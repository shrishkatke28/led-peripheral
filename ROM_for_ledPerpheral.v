==> flow/design.v <==
module Led_Peripheral(
    output reg[15:0]led,
    input [7:0]data_address,
    input [7:0]write_data,
    input wr_en,
    input clk,rst    
);
reg[7:0]data_reg1;
reg[7:0]data_reg2;
reg[7:0]data_add;  
reg[7:0]write_data_reg;
parameter led_control=8'b00000001;
parameter led_data_01=8'b00000010;
parameter led_data_02=8'b00000011;
always@(posedge clk or posedge rst)begin
  if(rst)begin
    led<=16'h0;
    data_reg1<=0;
    data_reg2<=0;
  end else begin
    data_add<=data_address;
    write_data_reg<=write_data;
    if(data_add == led_control) begin
        if(write_data_reg[0]==0)begin
            led<=16'h0;
        end else begin
        led<={data_reg1,data_reg2};
        end
    end 
    else if(data_add == led_data_01)begin
        if(wr_en)begin
            data_reg1<=write_data_reg;
        end
    end
    else if(data_add == led_data_02)begin
        if(wr_en)begin
            data_reg2<=write_data_reg;
        end 
    end else begin
        led<=16'h0;
    end
  end
end
endmodule
module  Rom_for_ledPerpheral(
    output reg wr_en,
    output reg[7:0]data_address,
    output reg[7:0]write_data,
    output reg[31:0]counter,
    input clk,rst
);
reg [7:0]rom[0:30];
reg [7:0]wr_ptr;
reg [7:0]pc;  
wire [15:0]led;
Led_Peripheral l1(led,data_address,write_data,wr_en,clk,rst);
initial begin
rom[0]=8'h11;      
rom[1]=8'h12;      
rom[2]=8'h5;       
rom[3]=8'h13;      
rom[4]=8'h5;       
rom[5]=8'h14;      
rom[6]=8'h3;       
rom[7]=8'h11;      
rom[8]=8'h12;      
rom[9]=8'h15;      
rom[10]=8'h50;
rom[11]=8'h60;
rom[12]=8'h70;
rom[13]=8'h80;
rom[14]=8'h30;
rom[15]=8'h15;      
rom[16]=8'h20;
rom[17]=8'h30;
rom[18]=8'h40;
rom[19]=8'h50;
rom[20]=8'h60;
end
reg [2:0]state;
reg [7:0]reg1;
reg [7:0]reg2;
reg [7:0]reg3;
reg [7:0]reg4;
reg [2:0]counter_reg;  
always@(posedge clk or posedge rst)begin 
    if(rst)begin
        state<=0;
        wr_ptr<=0;
        data_address<=0;
        write_data<=0;
        wr_en<=0;
        counter<=0;
        reg1<=0;
        reg2<=0;
        reg3<=0;
        reg4<=0;
        counter_reg<=0;
    end else begin
        case(state)
            3'b000:  
            begin
                pc<=rom[wr_ptr];    
                state<=3'b001;
            end
            3'b001:  
            begin
                case(pc)
                    8'h11: begin state<=3'b010; wr_ptr<=wr_ptr+1; end
                    8'h12: begin state<=3'b010; wr_ptr<=wr_ptr+1; end
                    8'h13: begin state<=3'b010; wr_ptr<=wr_ptr+1; end
                    8'h14: begin state<=3'b010; wr_ptr<=wr_ptr+1; end
                    8'h15: begin state<=3'b010;  end
                    default: begin state<=0; wr_ptr<=wr_ptr+1; end
                endcase
            end 
            3'b010:  
            begin
                case(pc)
                    8'h11:
                    begin
                        state<=0;  
                    end
                    8'h12:
                    begin
                        data_address<=8'h1;
                        pc<=rom[wr_ptr];   
                        state<=3'b011;
                    end
                    8'h13:
                    begin
                        data_address<=8'h2;
                        pc<=rom[wr_ptr];    
                        state<=3'b011;
                    end
                    8'h14:
                    begin
                        data_address<=8'h3;
                        pc<=rom[wr_ptr];    
                        state<=3'b011;
                    end
                    8'h15:
                    begin
                        case(counter_reg)
                        3'b000:begin reg1<=rom[wr_ptr+1];counter_reg<=3'b001; end
                        3'b001:begin reg2<=rom[wr_ptr+2];counter_reg<=3'b010; end
                        3'b010:begin reg3<=rom[wr_ptr+3];counter_reg<=3'b011; end
                        3'b011:begin reg4<=rom[wr_ptr+4];counter_reg<=3'b100; end
                        3'b100:begin counter<={reg1,reg2,reg3,reg4};wr_ptr<=wr_ptr+4;state<=3'b000;counter_reg<=0;end
                        endcase
                    end
                endcase
            end  
                3'b011: 
                begin
                    wr_en<=1;
                    write_data<=pc;  
                    state<=0;
                end
        endcase
    end
end
endmodule
== Reports on Rom_for_ledPerpheral ==
What the tools print for Rom_for_ledPerpheral, step after step.
Line numbers count from 1 in the design file above.
Cell names lack the library's common part.
Not given: n/a

* Top: Rom_for_ledPerpheral
* Clock port: clk
* Standard-cell library: sky130hd
* Corner: tt_025C_1v80

== After elaboration ==
Counts by Yosys on the flattened word-level netlist (proc, flatten, opt, wreduce; memories kept). Register bits leave out memories and registers merged into their read ports (data or address). Print and check cells are left out.
Yosys's memory passes give these memory sizes; they may raise the number of words (mostly to a power of two), join words into wider ones and drop unused or constant bits.

* $add $sub $neg: 4
* Equal/unequal tests: 18
* Multiplexer cells: 12
* Bitwise logic cells: 1
* Reductions and logical operators: 19

{| class="wikitable"
|+ Operators by type and width
! kind !! number
|-
| == test 8 x 5 -> 1 bit (second input constant) || 5
|-
| parallel mux 8 bit (select 2 bit) || 2
|-
| 2-to-1 mux 8 bit || 4
|-
| AND reduction 3 bit || 8
|-
| parallel mux 8 bit (select 3 bit) || 1
|-
| parallel mux 3 bit (select 5 bit) || 1
|-
| == test 3 x 2 -> 1 bit (second input constant) || 4
|-
| parallel mux 3 bit (select 4 bit) || 1
|-
| adder 5 x 2 -> 5 bit (second input constant) || 2
|-
| parallel mux 3 bit (select 3 bit) || 1
|-
| inequality test 2 bit (second input constant) || 4
|-
| adder 8 x 1 -> 8 bit (second input constant) || 1
|-
| adder 8 x 3 -> 8 bit (second input constant) || 1
|-
| == test 3 x 1 -> 1 bit (second input constant) || 2
|-
| logical NOT 3 bit || 2
|-
| nonzero test 5 bit || 1
|-
| OR reduction 5 bit || 1
|-
| nonzero test 2 bit || 2
|-
| inequality test 4 bit (second input constant) || 1
|-
| AND reduction 4 bit || 1
|-
| nonzero test 4 bit || 1
|-
| == test 3 bit (second input constant) || 1
|-
| inequality test 3 bit (second input constant) || 1
|-
| nonzero test 3 bit || 1
|-
| OR reduction 3 bit || 1
|-
| 2-to-1 mux 3 bit || 1
|-
| AND reduction 2 bit || 1
|-
| 2-to-1 mux 2 bit || 1
|-
| NOT 1 bit || 1
|}

* Flip-flop bits (word level): 103
* Memory bits (read-only): 217
* Word width x clocked read ports: 28
* Memory cells: 1
* Output and inout bits: 49
* Cells after elaboration: 67

{| class="wikitable"
|+ Memory list
! name !! depth !! bits a word !! read ports !! wr ports !! line !! text
|-
| rom || 31 || 7 || 5 || 0 || 52 || <nowiki>reg [7:0]rom[0:30];</nowiki>
|}

== Depth ==
Longest topological path by Yosys (ltp), each cell counted once; first at word level (registers and memories cut), then after technology mapping (sequential cells cut; the memories' decode and read muxes count).

* Word-level depth: 4
* ABC_AREA: 1
* Mapped depth: 12
* Depth with buffers taken out: 11

== Mapped cells and area ==
Source: synth_stat.txt of the flow (Yosys; design flattened, memories mapped). It holds for the ABC_AREA given above (unset counts as 0); a run with the other value may have another netlist.
The area totals of this step are shown rounded.

{| class="wikitable"
|+ Cells by type
! cell type !! number !! total area (sq um)
|-
| dfrtp_1 || 78 || 1.95E+03
|-
| nand2_1 || 173 || 649.373
|-
| o21ai_0 || 56 || 280.269
|-
| inv_1 || 65 || 243.984
|-
| edfxtp_1 || 7 || 210.202
|-
| nand3_1 || 42 || 210.202
|-
| ha_1 || 16 || 200.192
|-
| o21ai_2 || 21 || 183.926
|-
| buf_4 || 13 || 97.594
|-
| a21oi_1 || 16 || 80.077
|-
| nand4_1 || 11 || 68.816
|-
| buf_6 || 5 || 56.304
|-
| nor2_1 || 15 || 56.304
|-
| dfstp_2 || 2 || 52.55
|-
| o21ai_1 || 9 || 45.043
|-
| o211ai_1 || 5 || 37.536
|-
| nor2_4 || 3 || 33.782
|-
| nor3_4 || 2 || 32.531
|}

Other cell types: 19; their cells: 35.

* Standard cells after synthesis: 574
* Chip area (Yosys): 4700 sq um
* Flip-flops: 87
* Buffers: 25

== Worst setup path after synthesis ==
OpenSTA on the mapped netlist: ideal clock, no wires. The path of least setup slack (recovery checks aside). Input and output delay are each 20% of the period. Register names are those of the netlist, which keeps one name where synthesis merged equal registers.

* Path type: reg2reg
* From: register wr_ptr[0]
* To: register reg3[4]
* Clock period: 2.9 ns
* Launch time at the first pin: 0.000 ns
* Arrival time: 2.043 ns
* Data required time: 2.823 ns
* Setup slack: 0.779 ns
* Path delay: 2.120 ns
* Driving pins on the path: 13
* Path buffers: 2
* Synthesis period reached: 2.121 ns

"path delay" is the arrival time less input delay plus setup time.
"driving pins on the path" counts driving pins, that of a launching flip-flop among them; a cell with two outputs on the path counts twice.
"synthesis period reached" is the clock period less the worst setup slack; recovery checks do not enter. This is arithmetic on one report: input and output delays are still those of the set period (20% each).
The rows between start and end are the longest chain of elaborated cells between them; the timing report does not say that the signal goes this way. Where chains are equally long, one stands for them.
A line is the first line of the expression or statement that the cell stems from. Yosys adds cells for indexed reads and writes and turns some case tables into memories.
A register here has more assigning lines than the two given.

* Path through: dfrtp_1 -> buf_4 -> clkinv_1 -> ha_1 -> ha_1 -> buf_2 -> inv_1 -> nand2_1 -> nand2_1 -> nand3_1 -> nand2_1 -> nand2_1 -> a21oi_1
* Length of the longest elaborated chain: 1

{| class="wikitable"
|+ RTL lines, path post-synthesis
! what !! line !! text
|-
| from (decl) || 53 || <nowiki>reg [7:0]wr_ptr;</nowiki>
|-
| from (assign) || 89 || <nowiki>wr_ptr<=0;</nowiki>
|-
| from (assign) || 109 || <nowiki>8'h11: begin state<=3'b010; wr_ptr<=wr_ptr+1; end</nowiki>
|-
| adder 5 x 2 -> 5 bit || 147 || <nowiki>3'b010:begin reg3<=rom[wr_ptr+3];counter_reg<=3'b011; end</nowiki>
|-
| to (decl) || 83 || <nowiki>reg [7:0]reg3;</nowiki>
|}

== Timing after layout ==
From the final timing report of job 1: the path of least setup slack in the routed layout; clock arrival at registers is part of the times.

* Path type: reg2reg
* From: register wr_ptr[0]
* To: register reg4[5]
* Clock period: 1.92 ns
* Launch time at the first pin: 0.37 ns
* Arrival time: 2.08 ns
* Data required time: 2.16 ns
* Setup slack: 0.08 ns
* Driving pins on the path: 10
* Path buffers: 1

The rows between start and end are the longest chain of elaborated cells between them; the timing report does not say that the signal goes this way. Where chains are equally long, one stands for them.
A register here has more assigning lines than the two given.

* Path through: dfrtp_1 -> clkinv_1 -> buf_4 -> ha_1 -> inv_1 -> nand2_1 -> a21oi_1 -> o22ai_2 -> nand2_1 -> o21ai_0
* Length of the longest elaborated chain: 1

{| class="wikitable"
|+ RTL lines, path post-layout
! what !! line !! text
|-
| from (decl) || 53 || <nowiki>reg [7:0]wr_ptr;</nowiki>
|-
| from (assign) || 89 || <nowiki>wr_ptr<=0;</nowiki>
|-
| from (assign) || 109 || <nowiki>8'h11: begin state<=3'b010; wr_ptr<=wr_ptr+1; end</nowiki>
|-
| adder 8 x 3 -> 8 bit || 148 || <nowiki>3'b011:begin reg4<=rom[wr_ptr+4];counter_reg<=3'b100; end</nowiki>
|-
| to (decl) || 84 || <nowiki>reg [7:0]reg4;</nowiki>
|}

FLOW RESULTS
============

Stored flow runs of Rom_for_ledPerpheral (2 of them; Yosys, OpenROAD, sky130hd). They differ in their settings and are not a sequence. Constraints: input delay and output delay 20% of the set period each, output load 0.01 pF.
"period achieved" = clock period - worst setup slack. The figure is calculated, with input and output delays left at 20% of the set period.
By "time of the worst setup path" is meant the share of the clock period that the worst setup path is allowed (20% is reserved at inputs, 20% at outputs), minus its slack. Clock arrival times at its registers enter into it.
"total power of the final layout": no workload was simulated; the value follows from the tool's default switching activity.
Results are given in rounded form.

=== Job 1 ===
{| class="wikitable"
! Setting !! Value
|-
| period_ns || 1.92
|-
| CORE_UTILIZATION || 16
|-
| PLACE_DENSITY_LB_ADDON || 0.17
|-
| HOLD_SLACK_MARGIN || -0.03
|-
| CORE_ASPECT_RATIO || 0.54
|-
| CELL_PAD_IN_SITES_DETAIL_PLACEMENT || 0
|-
| TNS_END_PERCENT || 40
|-
| ABC_AREA || 1
|-
| GPL_TIMING_DRIVEN || 1
|-
| CAP_MARGIN || 30
|-
| SLEW_MARGIN || 0
|-
| MIN_ROUTING_LAYER || met2
|-
| MAX_ROUTING_LAYER || met4
|-
| CORE_MARGIN || 2
|-
! Result !! Value
|-
| Final setup TNS || 0.000 ns
|-
| Standard-cell area after routing || 6210 sq um
|-
| Utilization of the finished layout || 21.3%
|-
| Worst slack on setup checks || 0.083 ns
|-
| Total power of the final layout || 3750 uW
|-
| Die area || 30800 sq um
|-
| Chip area after synthesis (Yosys) || 4700 sq um
|-
| Time of the worst setup path || 1.84 ns
|-
| Worst setup path type || reg2reg
|-
| Period achieved || 1.837 ns
|}

=== Job 2 ===
{| class="wikitable"
! Setting !! Value
|-
| period_ns || 1.93
|-
| CORE_UTILIZATION || 39
|-
| PLACE_DENSITY_LB_ADDON || 0.01
|-
| ABC_AREA || 1
|-
| CTS_CLUSTER_SIZE || 39
|-
| CAP_MARGIN || 0
|-
| MIN_ROUTING_LAYER || met1
|-
| MAX_ROUTING_LAYER || met4
|-
| CORE_MARGIN || 2
|-
| SLEW_MARGIN || 20
|-
! Result !! Value
|-
| Total power of the final layout || 3480 uW
|-
| Standard-cell area after routing || 5700 sq um
|-
| Chip area after synthesis (Yosys) || 4700 sq um
|-
| Period achieved || 1.774 ns
|-
| Time of the worst setup path || 1.77 ns
|-
| Worst setup path type || reg2reg
|-
| Die area || 13000 sq um
|-
| Worst slack on setup checks || 0.156 ns
|-
| Utilization of the finished layout || 47.9%
|-
| Final setup TNS || 0.000 ns
|}
